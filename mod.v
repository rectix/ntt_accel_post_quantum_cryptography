==> flow/design.v <==
`timescale 1ns / 1ps
module mod#(
                    parameter WIDTH    = 12,
                    parameter STAGE1  = 3'b000,
                    parameter STAGE2  = 3'b001,
                    parameter END  = 3'b010
)(
    input        clock_i,
    input        nreset_i,
    input [11:0] a_i,
    input [11:0] q_i,
    output [11:0] amodq_o
    );
    reg      [11:0]     result_reg , out_reg, tmp;
    integer             count;
    reg      [2:0]      futur;
    assign  amodq_o = out_reg;
    always@(posedge clock_i or negedge nreset_i ) 
    begin
    if(!nreset_i)  begin 
        result_reg      <= 0; 
        out_reg         <= 0; 
        tmp             <= 0; 
        count           <= 0;
        futur           <= STAGE1 ; 
    end else  begin
    case(futur)
    STAGE1: begin
       if(a_i < q_i) begin out_reg <= a_i; futur <= END; end
       else begin
       result_reg <= tmp;
       tmp         <=       tmp + q_i; 
       count       <=       count + 1 ;  
       futur       <=       STAGE2; 
        end 
        end 
    STAGE2: begin
        if(tmp < a_i) begin futur <= STAGE1; end 
        else begin out_reg <=a_i-result_reg ;  futur <= END; end 
    end 
    END: begin
    end 
    default : result_reg <= a_i;    
  endcase 
  end 
  end 
endmodule
[Step by step through the tools: mod]
The steps from the RTL of mod to its reports follow in flow order.
Lines are those of the file above, counted from 1.
Operators carry their Yosys type and port widths (W data, S select, Z words).
Cell names lack the library's common part.
The mark n/a stands for no value.
Inputs
  top: mod
  clock input: clock_i
  cell library: sky130hd
  timing corner: tt_025C_1v80

[Word level]
Yosys after proc, flatten, opt, wreduce and memory -nomap, before mapping. Memory bits, and registers merged into a memory's read port (data or address), are not among the register bits. Print and check cells are not counted. Equal cells are merged and count once.
Word-level totals
  register bits after elaboration: 39
  input bits: 26
  output and inout port bits: 12
  cells after elaboration: 29
Operators by class
  add/subtract/negate cells: 2
  order comparisons: 2
  equal/unequal tests: 5
  mux-type cells: 8
  bitwise logic cells: 2
  reduce/logical cells: 6
Operators by type and width (number)
  $pmux W12 S2: 2
  $mux W12: 3
  $lt A12 B12 Y1: 2
  $add A12 B12 Y12: 1
  $sub A12 B12 Y12: 1
  $ne A2 B2 Y1 const B: 3
  $pmux W3 S2: 1
  $reduce_and A2 Y1: 2
  $mux W2: 2
  $eq A3 B1 Y1 const B: 1
  $eq A3 B2 Y1 const B: 1
  $logic_not A3 Y1: 1
  $reduce_and A3 Y1: 1
  $not A1 Y1: 2
  $reduce_bool A2 Y1: 1
  $reduce_or A2 Y1: 1

[Logic depth]
Depth = most cells in a row (Yosys ltp): at word level without a register or memory, in the mapped netlist without a sequential cell, where the memories' decode and read muxes count.
Depth
  depth after elaboration: 4
  ABC_AREA: 1
  gate-level depth with buffers: 14
  mapped depth without buffers: 13

[After synthesis]
Source: synth_stat.txt of the flow (Yosys; design flattened, memories mapped). It holds for the ABC_AREA given above (unset counts as 0); a run with the other value may have another netlist.
Mapped netlist
  cell count: 520
  mapped area: 3490.8 um^2
  sequential area: 977.2 um^2
  flip-flop cells: 39
  buffer cells: 11
Cells by type
  dfrtp_1: number 38, total area 950.912 um^2
  nand2_1: number 191, total area 716.938 um^2
  ha_1: number 44, total area 550.528 um^2
  inv_1: number 75, total area 281.52 um^2
  a21oi_1: number 32, total area 160.154 um^2
  nand3_1: number 30, total area 150.144 um^2
  o21ai_0: number 27, total area 135.13 um^2
  nor2_1: number 30, total area 112.608 um^2
  xor2_1: number 7, total area 61.309 um^2
  xnor2_1: number 6, total area 52.55 um^2
  buf_6: number 4, total area 45.043 um^2
  fa_1: number 2, total area 40.038 um^2
  nand4_1: number 5, total area 31.28 um^2
  dfstp_2: number 1, total area 26.275 um^2
  nand2_2: number 3, total area 18.768 um^2
  nand3_4: number 1, total area 17.517 um^2
  a21o_1: number 2, total area 15.014 um^2
  buf_2: number 3, total area 15.014 um^2
Not listed: further types 12, cells in them 19.

[Path before layout]
Source: OpenSTA report_checks on the synthesized netlist (no wires, ideal clock, input and output delay 20% of the period each), path of least setup slack; recovery checks are left aside. Register names are those of the netlist, which keeps one name where synthesis merged equal registers.
Timing after synthesis
  kind: input port to flip-flop
  start point: in a_i[0]
  end point: reg out_reg[6]
  clock period: 2.68 ns
  input delay: 0.536 ns
  setup time: 0.116 ns
  launch time at the first pin: 0.536 ns
  data arrival time: 1.806 ns
  data required time: 2.564 ns
  setup slack: 0.758 ns
  delay of the path: 1.386 ns
  stages: 13
  path buffers: 0
  synthesis period reached: 1.922 ns
"delay of the path" = arrival - input delay + setup time.
"stages" counts driving pins, that of a launching flip-flop among them; a cell with two outputs on the path counts twice.
"synthesis period reached" is the clock period less the worst setup slack; recovery checks do not enter. This is arithmetic on one report: input and output delays are still those of the set period (20% each).
Between the ends stands the longest chain of elaborated cells between them, by number of cells; it is not shown to be the way that was timed. Of several equally long chains one is given.
A line is the first line of the expression or statement that the cell stems from. Yosys adds cells for indexed reads and writes and turns some case tables into memories.
At most two assigning lines are given for a register; there are more.
Between the ends, after synthesis
  cell sequence: inv_2 ha_1 inv_1 fa_1 nand3_1 nand3_1 nand2_1 nand2_1 xor2_1 nand2_1 nand2_1 nand2_1 nand2_1
  cells in the longest elaborated chain: 3
  elaborated cells on any way between the ends: 9
  source lines of those cells: 4
  those cells by class: add/sub (1); compare (2); eq/ne (2); mux (3); reduce/logical (1)
Ends and longest elaborated chain, after synthesis
  from (decl): line 10  | input [11:0] a_i,
  $sub A12 B12 Y12: line 39  | else begin out_reg <=a_i-result_reg ;  futur <= END; end
  $mux W12: line 38  | if(tmp < a_i) begin futur <= STAGE1; end
  $pmux W12 S2: line 27  | case(futur)
  to (assign): line 22  | out_reg         <= 0;
  to (assign): line 29  | if(a_i < q_i) begin out_reg <= a_i; futur <= END; end
  to (decl): line 14  | reg      [11:0]     result_reg , out_reg, tmp;

Memo
Re: implementation data of mod

2 stored runs of mod in the flow (synthesis by Yosys, layout by OpenROAD, sky130hd cells), in arbitrary order. Constraints: input delay and output delay 20% of the set period each, output load 0.01 pF.

Flow files of run 1
==> flow/run.sh <==
#!/bin/bash
# the make line also repeats the synthesis and layout settings of config.mk as NAME=value (left out here)
make -C /OpenROAD-flow-scripts/flow DESIGN_CONFIG=/design/flow/config.mk WORK_HOME=/design/flow/orfs CLKGATE_MAP_FILE= finish
==> flow/config.mk <==
export PLATFORM = sky130hd
export DESIGN_NAME = mod
export DESIGN_NICKNAME = mod
export VERILOG_FILES = /design/flow/design.v
export SDC_FILE = /design/flow/constraint.sdc
export NUM_CORES = 4
export LEC_CHECK = 0
export ABC_AREA = 1
export CAP_MARGIN = 30
export CELL_PAD_IN_SITES_GLOBAL_PLACEMENT = 1
export CORE_MARGIN = 10
export CORE_UTILIZATION = 61
export GPL_TIMING_DRIVEN = 0
export MIN_ROUTING_LAYER = met2
export PLACE_DENSITY_LB_ADDON = 0.29
export SETUP_SLACK_MARGIN = 0.1
export SLEW_MARGIN = 20
==> flow/constraint.sdc <==
create_clock -name core_clock -period 1.64 [get_ports {clock_i}]
set_input_delay 0.3280 -clock core_clock [delete_from_list [all_inputs] [get_ports {clock_i}]]
set_output_delay 0.3280 -clock core_clock [all_outputs]
set_load 0.01 [all_outputs]

report of run 1: did not finish, place, FLW-0024

Flow files of run 2
==> flow/run.sh <==
#!/bin/bash
# the make line also repeats the synthesis and layout settings of config.mk as NAME=value (left out here)
make -C /OpenROAD-flow-scripts/flow DESIGN_CONFIG=/design/flow/config.mk WORK_HOME=/design/flow/orfs CLKGATE_MAP_FILE= finish
==> flow/config.mk <==
export PLATFORM = sky130hd
export DESIGN_NAME = mod
export DESIGN_NICKNAME = mod
export VERILOG_FILES = /design/flow/design.v
export SDC_FILE = /design/flow/constraint.sdc
export NUM_CORES = 4
export LEC_CHECK = 0
export CAP_MARGIN = 20
export CELL_PAD_IN_SITES_DETAIL_PLACEMENT = 1
export CELL_PAD_IN_SITES_GLOBAL_PLACEMENT = 2
export CORE_ASPECT_RATIO = 1.1
export CORE_MARGIN = 2
export CORE_UTILIZATION = 64
export CTS_CLUSTER_DIAMETER = 319
export GPL_ROUTABILITY_DRIVEN = 0
export MAX_ROUTING_LAYER = met5
export PLACE_DENSITY = 0.75
export SLEW_MARGIN = 20
==> flow/constraint.sdc <==
create_clock -name core_clock -period 2.82 [get_ports {clock_i}]
set_input_delay 0.5640 -clock core_clock [delete_from_list [all_inputs] [get_ports {clock_i}]]
set_output_delay 0.5640 -clock core_clock [all_outputs]
set_load 0.01 [all_outputs]

report of run 2: did not finish, place, GPL-0301
