==> flow/design.v <==
`timescale 1ns / 1ps
module mul#(
                    parameter WIDTH    = 12,
                    parameter STAGE1  = 3'b001,
                    parameter STAGE2  = 3'b010,
                    parameter END  = 3'b011
)(
    input wire          clock_i,
    input wire          nreset_i,
    input wire [11:0]   a_i,
    input wire  [11:0]  b_i,
    output wire [23:0]  res_o
    );
    reg [2:0]    futur;
    integer      shift;
    reg [23:0]  prod;
    assign res_o = prod;
 always@(posedge clock_i or negedge nreset_i) begin   
    if(!nreset_i)  begin 
        prod      <= 0; 
        futur     <= STAGE1 ; 
        shift     <=  0;
    end else  begin
    case(futur)
    STAGE1: begin
    if((b_i >> shift) == 0) begin futur <= END;  end 
    else begin
    if((b_i >> shift) & 1) begin  prod <= prod + (a_i << shift);  end
    end
     shift <= shift + 1;  
     futur <= STAGE1;
    end 
    END: begin 
    end 
   default : prod <= b_i;    
  endcase 
  end 
  end 
endmodule
# Step by step through the tools: mul
# What the tools print for mul, step after step.
# Line numbers count from 1 in the design file above.
# Cell names lack the library's common part.
# A cell with -- has no value.
# setup
top_module,mul
clk_port,clock_i
library,sky130hd
corner,tt_025C_1v80

# After elaboration
# Yosys after proc, flatten, opt, wreduce and memory -nomap, before mapping. Memory bits, and registers merged into a memory's read port (data or address), are not among the register bits. Print and check cells are not counted. Equal cells are merged and count once.
# classes
n_addsub,2
n_shift,2
mux,2
n_logic,1
n_reduce_logical,2
# op_table
cell,count
2-to-1 mux 24 bit,2
<< shifter 12 x 32 -> 24 bit,1
right shift 12 x 32 -> 32 bit,1
adder 32 x 2 -> 32 bit with constant B,1
zero test 32 bit,1
adder 24 bit,1
AND reduction 2 bit,1
inverter 1 bit,1
# bits
reg_bits,56

# Longest topological paths
# Longest topological path by Yosys (ltp), each cell counted once; first at word level (registers and memories cut), then after technology mapping (sequential cells cut; the memories' decode and read muxes count).
# logic_depth
depth_word,4
ABC_AREA,1
depth_mapped,27

# Synthesis result
# Source: synth_stat.txt of the flow (Yosys; design flattened, memories mapped). It holds for the ABC_AREA given above (unset counts as 0); a run with the other value may have another netlist.
# mapped
cell_count,678
yosys_area_mm2,0.0047058
sequential_area_mm2,0.0014013
ffs,56
buffers,21
# by_type
cell,count,type_area_um2
dfrtp_1,56,1.4E+03
nand2_1,182,683.155
ha_1,24,300.288
xor2_1,33,289.027
nand3_1,52,260.25
nor2_1,64,240.23
a21oi_1,43,215.206
o21ai_0,43,215.206
inv_1,57,213.955
xnor2_1,12,105.101
nor3_4,5,81.328
nor3_1,13,65.062
nor3_2,5,50.048
o21ai_1,9,45.043
nand4_1,7,43.792
a21o_1,5,37.536
nor4_1,5,31.28
buf_2,6,30.029
# Other cell types: 28; their cells: 57.

# Timing after synthesis
# OpenSTA on the mapped netlist: ideal clock, no wires. The path of least setup slack (recovery checks aside). Input and output delay are each 20% of the period. Register names are those of the netlist, which keeps one name where synthesis merged equal registers.
# synth_path
path_kind,input to register
startpoint,input port a_i[1]
endpoint,register prod[18]
period_ps,7070
setup_time_ps,118
launch_ps,1414
arrival_time_ps,3653
t_required_ps,6952
setup_slack_ps,3298
path_delay_ps,2357
path_stages,19
path_buffers,0
synth_period_reached_ps,3772
# "path_delay_ps" is the arrival time less input delay plus setup time.
# "path_stages" counts driving pins, that of a launching flip-flop among them; a cell with two outputs on the path counts twice.
# "synth_period_reached_ps" is the clock period less the worst setup slack; recovery checks do not enter. This is arithmetic on one report: input and output delays are still those of the set period (20% each).
# Between the ends stands the longest chain of elaborated cells between them, by number of cells; it is not shown to be the way that was timed. Of several equally long chains one is given.
# Each line given opens the expression or statement behind the cell; cells for indexed reads and writes are added by Yosys, which also makes memories of some case tables.
# A register here has more assigning lines than the two given.
# synth_between
cell_sequence,nand3_1 -> o21ai_0 -> nand2_1 -> o21ai_1 -> nand2_1 -> o21ai_1 -> nand2_1 -> nor2_1 -> ha_1 -> nand2_1 -> nor2_1 -> a21oi_1 -> nor2_1 -> nor2_1 -> o21ai_0 -> a21o_1 -> or2_2 -> nand3_1 -> nand2_1
elab_chain_cells,4
cone_cells,4
# synth_rtl
element,line,text
start: declaration,10,"input wire [11:0]   a_i,"
<< shifter 12 x 32 -> 24 bit,28,if((b_i >> shift) & 1) begin  prod <= prod + (a_i << shift);  end
adder 24 bit,28,
2-to-1 mux 24 bit,28,
2-to-1 mux 24 bit,26,if((b_i >> shift) == 0) begin futur <= END;  end
end: assignment,28,
end: assignment,35,default : prod <= b_i;
end: declaration,16,reg [23:0]  prod;

# Timing after layout
# From the final timing report of run A: the path of least setup slack in the routed layout; clock arrival at registers is part of the times.
# The report prints the path's times to 10 ps; the period is as set.
# layout_path
path_kind,register to register
startpoint,register shift[20]
endpoint,register prod[18]
period_ps,2210
setup_time_ps,100
launch_ps,320
arrival_time_ps,3920
t_required_ps,2430
setup_slack_ps,-1500
path_stages,28
path_buffers,1
# Between the ends stands the longest chain of elaborated cells between them, by number of cells; it is not shown to be the way that was timed. Of several equally long chains one is given.
# A register here has more assigning lines than the two given.
# layout_between
cell_sequence,dfrtp_1 -> nor2_1 -> nand2_1 -> nor2_2 -> nand2_2 -> nor2_4 -> buf_6 -> nand3_4 -> nand3_2 -> nand2_2 -> nand2_2 -> o21ai_2 -> nor2_1 -> inv_1 -> nor2_1 -> ha_1 -> nand2_1 -> nand2_2 -> nand3_2 -> nand2_2 -> a21oi_2 -> nor2_1 -> nor2_2 -> o21ai_2 -> a21o_1 -> or2_4 -> nand3_2 -> nand2_1
elab_chain_cells,4
cone_cells,8
# layout_rtl
element,line,text
start: declaration,15,integer      shift;
start: assignment,22,shift     <=  0;
start: assignment,30,shift <= shift + 1;
<< shifter 12 x 32 -> 24 bit,28,if((b_i >> shift) & 1) begin  prod <= prod + (a_i << shift);  end
adder 24 bit,28,
2-to-1 mux 24 bit,28,
2-to-1 mux 24 bit,26,if((b_i >> shift) == 0) begin futur <= END;  end
end: assignment,28,
end: assignment,35,default : prod <= b_i;
end: declaration,16,reg [23:0]  prod;

# Module mul, platform sky130hd: 2 stored runs of the flow (Yosys, OpenROAD) with differing settings, in no particular order. Input and output delays are each 20% of the period that was set; the output load is 0.01 pF.
# "timing.achieved_period_ps" is the run's clock period less its worst setup slack. It is reckoned from that one timing run; input and output delays stay at 20% of the period that was set.
# "worst_path_time_ps" = time allowed to the worst setup path (clock period - input delay - output delay, where it has them) - its slack; a late launch clock adds to it, a late capture clock takes from it.
# "worst_path_time_ps" is known to 10 ps.
# Among the settings, -- means not set for that run.
item,run A,run B
period_ns,2.21,5.72
CORE_UTILIZATION,50,19
SETUP_SLACK_MARGIN,0.06,--
PLACE_DENSITY,0.52,--
HOLD_SLACK_MARGIN,-0.07,--
CORE_ASPECT_RATIO,0.91,--
CORE_MARGIN,4,2
TNS_END_PERCENT,60,--
ABC_AREA,1,--
GPL_TIMING_DRIVEN,0,--
GPL_ROUTABILITY_DRIVEN,0,1
CTS_CLUSTER_SIZE,75,--
SLEW_MARGIN,5,20
CAP_MARGIN,20,15
PLACE_DENSITY_LB_ADDON,--,0.15
CELL_PAD_IN_SITES_DETAIL_PLACEMENT,--,2
CTS_CLUSTER_DIAMETER,--,242
MIN_ROUTING_LAYER,--,met1
MAX_ROUTING_LAYER,--,met4
synth_chip_area_mm2,0.0047058,0.0043704
dieArea_mm2,0.0110293,0.0242316
finalUtil_pct,76.0,23.2
worst_setup_slack_ps,-1495,914
timing.achieved_period_ps,3705,4806
worst_path_time_ps,3710,3660
worstPathKind,register to register,input to register
