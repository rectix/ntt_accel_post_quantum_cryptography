==> flow/design.v <==
`timescale 1ns / 1ps
module modulo_12b #(parameter WIDTH  =12 ,
                    parameter STAGE1  = 1'b0,
                    parameter STAGE2  = 1'b1
)(
    input wire clock_i,
    input wire nreset_i,
    input       wire  [WIDTH-1:0] q_i,
    input       wire  [WIDTH-1:0] a_i,
    output      wire  [WIDTH-1:0] res_o
    );
    reg   futur;
    reg [WIDTH-1:0]  k_shift;  
    reg [WIDTH-1:0]  a_rg   ;
    assign res_o = a_rg;
    always@(posedge clock_i or negedge nreset_i ) 
    begin
    if(!nreset_i)  begin 
        a_rg        <= {WIDTH{1'b0}};
        k_shift     <= {WIDTH{1'b0}};
        futur       <= STAGE1 ; 
    end else  begin
    case(futur)
    STAGE1: begin
        k_shift     <=  k_shift  + 1'b1; 
        futur  <= STAGE2; 
        end 
    STAGE2 : begin
        a_rg <= a_i - (q_i << (k_shift >> 1)) - q_i;  
        if(a_rg  > q_i ) begin  futur  <=  STAGE1;  end
        end 
    default: a_rg <= a_i;
    endcase
    end   
    end  
endmodule
# --- Reports on modulo_12b ---
# What the tools print for modulo_12b, step after step.
# Lines are those of the file above, counted from 1.
# Operators: Yosys type, input widths -> output width; for muxes data width and select width s.
# Cell names lack the library's common part.
design:
  design: "modulo_12b"
  clock: "clock_i"
  library: "sky130hd"
  corner: "tt_025C_1v80"

# --- After elaboration ---
# Source: Yosys, flattened and elaborated, memories not mapped. Widths are those after wreduce; folded enables and synchronous resets count as part of the registers. Registers that Yosys merges into a memory's read port (data or address) are not register bits. Print and check cells do not count. Equal cells are merged and count once.
bits:
  reg_bits: 25
  inputBits: 26
classes:
  add_sub_neg: 3
  cmp: 1
  shifts: 1
  mux: 2
  n_logic: 1
ops:
  columns: ["operator", "n"]
  rows:
  - ["$sub 12x12->12", 2]
  - ["$add 12x1->12 const B", 1]
  - ["$shl 12x11->12", 1]
  - ["$gt 12x12->1", 1]
  - ["$pmux 1 s2", 1]
  - ["$not 1->1", 1]
  - ["$mux 1", 1]

# --- Longest topological paths ---
# Yosys ltp: most cells in a row. Word level: on the elaborated netlist, between registers, memories and ports. Mapped: between sequential cells and ports; inverters and the memories' decode and read muxes count.
depth:
  ltp_word: 3
  ABC_AREA: 0
  depth_mapped: 16
  ltp_nobuf: 14

# --- Mapped cells and area ---
# Source: synth_stat.txt of the flow (Yosys; design flattened, memories mapped). It holds for the ABC_AREA given above (unset counts as 0); a run with the other value may have another netlist.
# Totals and module areas in this step are rounded.
by_type:
  columns: ["cell", "n", "area_total_um2"]
  rows:
  - ["dfrtp_1", 25, 625.6]
  - ["ha_1", 26, 325.312]
  - ["fa_1", 11, 220.211]
  - ["xnor2_1", 13, 113.859]
  - ["mux4_2", 5, 112.608]
  - ["mux2i_1", 11, 110.106]
  - ["inv_1", 23, 86.333]
  - ["nand2_1", 23, 86.333]
  - ["a21o_1", 9, 67.565]
  - ["nor2_1", 18, 67.565]
  - ["a21oi_1", 12, 60.058]
  - ["mux2_2", 5, 56.304]
  - ["xor2_1", 6, 52.55]
  - ["a211oi_1", 6, 45.043]
  - ["o21ai_0", 9, 45.043]
  - ["nand2b_1", 7, 43.792]
  - ["nand3_1", 7, 35.034]
  - ["clkbuf_1", 8, 30.029]
# Not listed: further types 37, cells in them 71.
mapped:
  stdcells: 295
  area_um2: 2700
  seqArea_um2: 626
  ff_cells: 25
  buffers: 14

# --- Path before layout ---
# Source: OpenSTA report_checks on the synthesized netlist (no wires, ideal clock, input and output delay 20% of the period each), path of least setup slack; recovery checks are left aside. Register names are those of the netlist, which keeps one name where synthesis merged equal registers.
synth_path:
  kind: "register -> register"
  from: "register k_shift[10]"
  to: "register a_rg[10]"
  tclk_ns: 3.73
  launch_ns: 0.000
  t_arrival_ns: 3.585
  path_slack_ns: 0.022
  path_delay_ns: 3.709
  stages: 14
  path_buffers: 1
  period_less_setup_slack_ns: 3.708
# "path_delay_ns" = arrival - input delay + setup time.
# "stages" counts driving pins, that of a launching flip-flop among them; a cell with two outputs on the path counts twice.
# "period_less_setup_slack_ns" = period - worst setup slack (recovery checks aside). The figure is calculated, with input and output delays left at 20% of the set period.
# Between the ends stands the longest chain of elaborated cells between them, by number of cells; it is not shown to be the way that was timed. Of several equally long chains one is given.
# Each line given opens the expression or statement behind the cell; cells for indexed reads and writes are added by Yosys, which also makes memories of some case tables.
# A register here has more assigning lines than the two given.
synth_between:
  path_cell_list: "dfrtp_1 > nor4_1 > nand2_1 > clkbuf_1 > nor4_1 > nand2_1 > fa_1 > fa_1 > a21o_1 > a21o_1 > a2111oi_0 > o21bai_1 > mux2i_1 > a211o_1"
  elab_chain_len: 3
  cells_between: 3
  cone_lines: 1
  cone_classes: "add/sub (2); shift (1)"
synth_lines:
  columns: ["element", "line", "rtl"]
  rows:
  - ["start, declared", 13, "reg [WIDTH-1:0]  k_shift;"]
  - ["start, assigned", 20, "k_shift     <= {WIDTH{1'b0}};"]
  - ["start, assigned", 25, "k_shift     <=  k_shift  + 1'b1;"]
  - ["$shl 12x11->12", 29, "a_rg <= a_i - (q_i << (k_shift >> 1)) - q_i;"]
  - ["$sub 12x12->12 (2 in a row)", 29, null]
  - ["end, assigned", 29, null]
  - ["end, assigned", 32, "default: a_rg <= a_i;"]
  - ["end, declared", 14, "reg [WIDTH-1:0]  a_rg   ;"]

# --- Worst path after layout ---
# From the final timing report of flow run 2: the path of least setup slack in the routed layout; clock arrival at registers is part of the times.
layout_path:
  kind: "input -> register"
  from: "input port q_i[0]"
  to: "register a_rg[10]"
  tclk_ns: 4.37
  launch_ns: 0.87
  t_arrival_ns: 4.01
  path_slack_ns: 0.53
  stages: 12
  path_buffers: 1
# Between the ends stands the longest chain of elaborated cells between them, by number of cells; it is not shown to be the way that was timed. Of several equally long chains one is given.
# A register here has more assigning lines than the two given.
layout_between:
  path_cell_list: "dlygate4sd2_1 > inv_1 > nor4_4 > nand2_1 > fa_1 > fa_1 > a21o_1 > a21o_1 > a2111oi_4 > o21bai_1 > mux2i_1 > a211o_1"
  elab_chain_len: 3
  cells_between: 3
  cone_lines: 1
  cone_classes: "add/sub (2); shift (1)"
layout_lines:
  columns: ["element", "line", "rtl"]
  rows:
  - ["start, declared", 8, "input       wire  [WIDTH-1:0] q_i,"]
  - ["$shl 12x11->12", 29, "a_rg <= a_i - (q_i << (k_shift >> 1)) - q_i;"]
  - ["$sub 12x12->12 (2 in a row)", 29, null]
  - ["end, assigned", 29, null]
  - ["end, assigned", 32, "default: a_rg <= a_i;"]
  - ["end, declared", 14, "reg [WIDTH-1:0]  a_rg   ;"]

# Flow runs of modulo_12b

Design modulo_12b on sky130hd. What follows are 2 stored runs of the flow, each under its own settings; their order means nothing. The constraints put input and output delay at 20% of the set period each and load the outputs with 0.01 pF.
By "period_less_ws_ns" is meant the clock period of the run minus its worst setup slack. This is arithmetic on one report: input and output delays are still those of the set period (20% each).
"worstPathTime_ns": the worst setup path's part of the clock period (all of it between registers, 20% less for each end at a port) less its slack. A launch clock that arrives late makes it longer, a capture clock that arrives late makes it shorter.
By "total_power_w" is meant OpenSTA's value without simulated activity: inputs other than the clock are taken to toggle once in ten clock periods, and the tool carries that through the logic.
The results are shown rounded.

--- flow run 1 ---
==> flow/run.sh <==
#!/bin/bash
# the make line also repeats the synthesis and layout settings of config.mk as NAME=value (left out here)
make -C /OpenROAD-flow-scripts/flow DESIGN_CONFIG=/design/flow/config.mk WORK_HOME=/design/flow/orfs CLKGATE_MAP_FILE= finish
==> flow/config.mk <==
export PLATFORM = sky130hd
export DESIGN_NAME = modulo_12b
export DESIGN_NICKNAME = modulo_12b
export VERILOG_FILES = /design/flow/design.v
export SDC_FILE = /design/flow/constraint.sdc
export NUM_CORES = 4
export LEC_CHECK = 0
export CAP_MARGIN = 20
export CELL_PAD_IN_SITES_DETAIL_PLACEMENT = 1
export CELL_PAD_IN_SITES_GLOBAL_PLACEMENT = 0
export CORE_MARGIN = 3
export CORE_UTILIZATION = 66
export CTS_CLUSTER_SIZE = 76
export PLACE_DENSITY_LB_ADDON = 0.25
export SETUP_SLACK_MARGIN = -0.11
export SLEW_MARGIN = 20
export TNS_END_PERCENT = 20
==> flow/constraint.sdc <==
create_clock -name core_clock -period 2.45 [get_ports {clock_i}]
set_input_delay 0.4900 -clock core_clock [delete_from_list [all_inputs] [get_ports {clock_i}]]
set_output_delay 0.4900 -clock core_clock [all_outputs]
set_load 0.01 [all_outputs]

==> results, as YAML <==
outcome: "stopped before the end: placement reported DPL-0033"

--- flow run 2 ---
==> flow/run.sh <==
#!/bin/bash
# the make line also repeats the synthesis and layout settings of config.mk as NAME=value (left out here)
make -C /OpenROAD-flow-scripts/flow DESIGN_CONFIG=/design/flow/config.mk WORK_HOME=/design/flow/orfs CLKGATE_MAP_FILE= finish
==> flow/config.mk <==
export PLATFORM = sky130hd
export DESIGN_NAME = modulo_12b
export DESIGN_NICKNAME = modulo_12b
export VERILOG_FILES = /design/flow/design.v
export SDC_FILE = /design/flow/constraint.sdc
export NUM_CORES = 4
export LEC_CHECK = 0
export ABC_AREA = 0
export CAP_MARGIN = 20
export CELL_PAD_IN_SITES_DETAIL_PLACEMENT = 0
export CELL_PAD_IN_SITES_GLOBAL_PLACEMENT = 0
export CORE_MARGIN = 6
export CORE_UTILIZATION = 45
export GPL_TIMING_DRIVEN = 0
export MAX_ROUTING_LAYER = met4
export PLACE_DENSITY_LB_ADDON = 0.1
export SETUP_SLACK_MARGIN = 0.39
export SLEW_MARGIN = 20
==> flow/constraint.sdc <==
create_clock -name core_clock -period 4.37 [get_ports {clock_i}]
set_input_delay 0.8740 -clock core_clock [delete_from_list [all_inputs] [get_ports {clock_i}]]
set_output_delay 0.8740 -clock core_clock [all_outputs]
set_load 0.01 [all_outputs]

==> results, as YAML <==
results:
  fin_tns_ns: 0.000
  synthArea_um2: 2700
  worstSetupSlack_ns: 0.531
  timing.hold.ws_ns: 0.505
  worstPathTime_ns: 2.97
  worst_setup_path_type: "input -> register"
  design_die_area_um2: 7990
  finish.stdcell_area_um2: 3330
  period_less_ws_ns: 3.839
  total_power_w: 0.00297
  finish.utilization_frac: 0.59
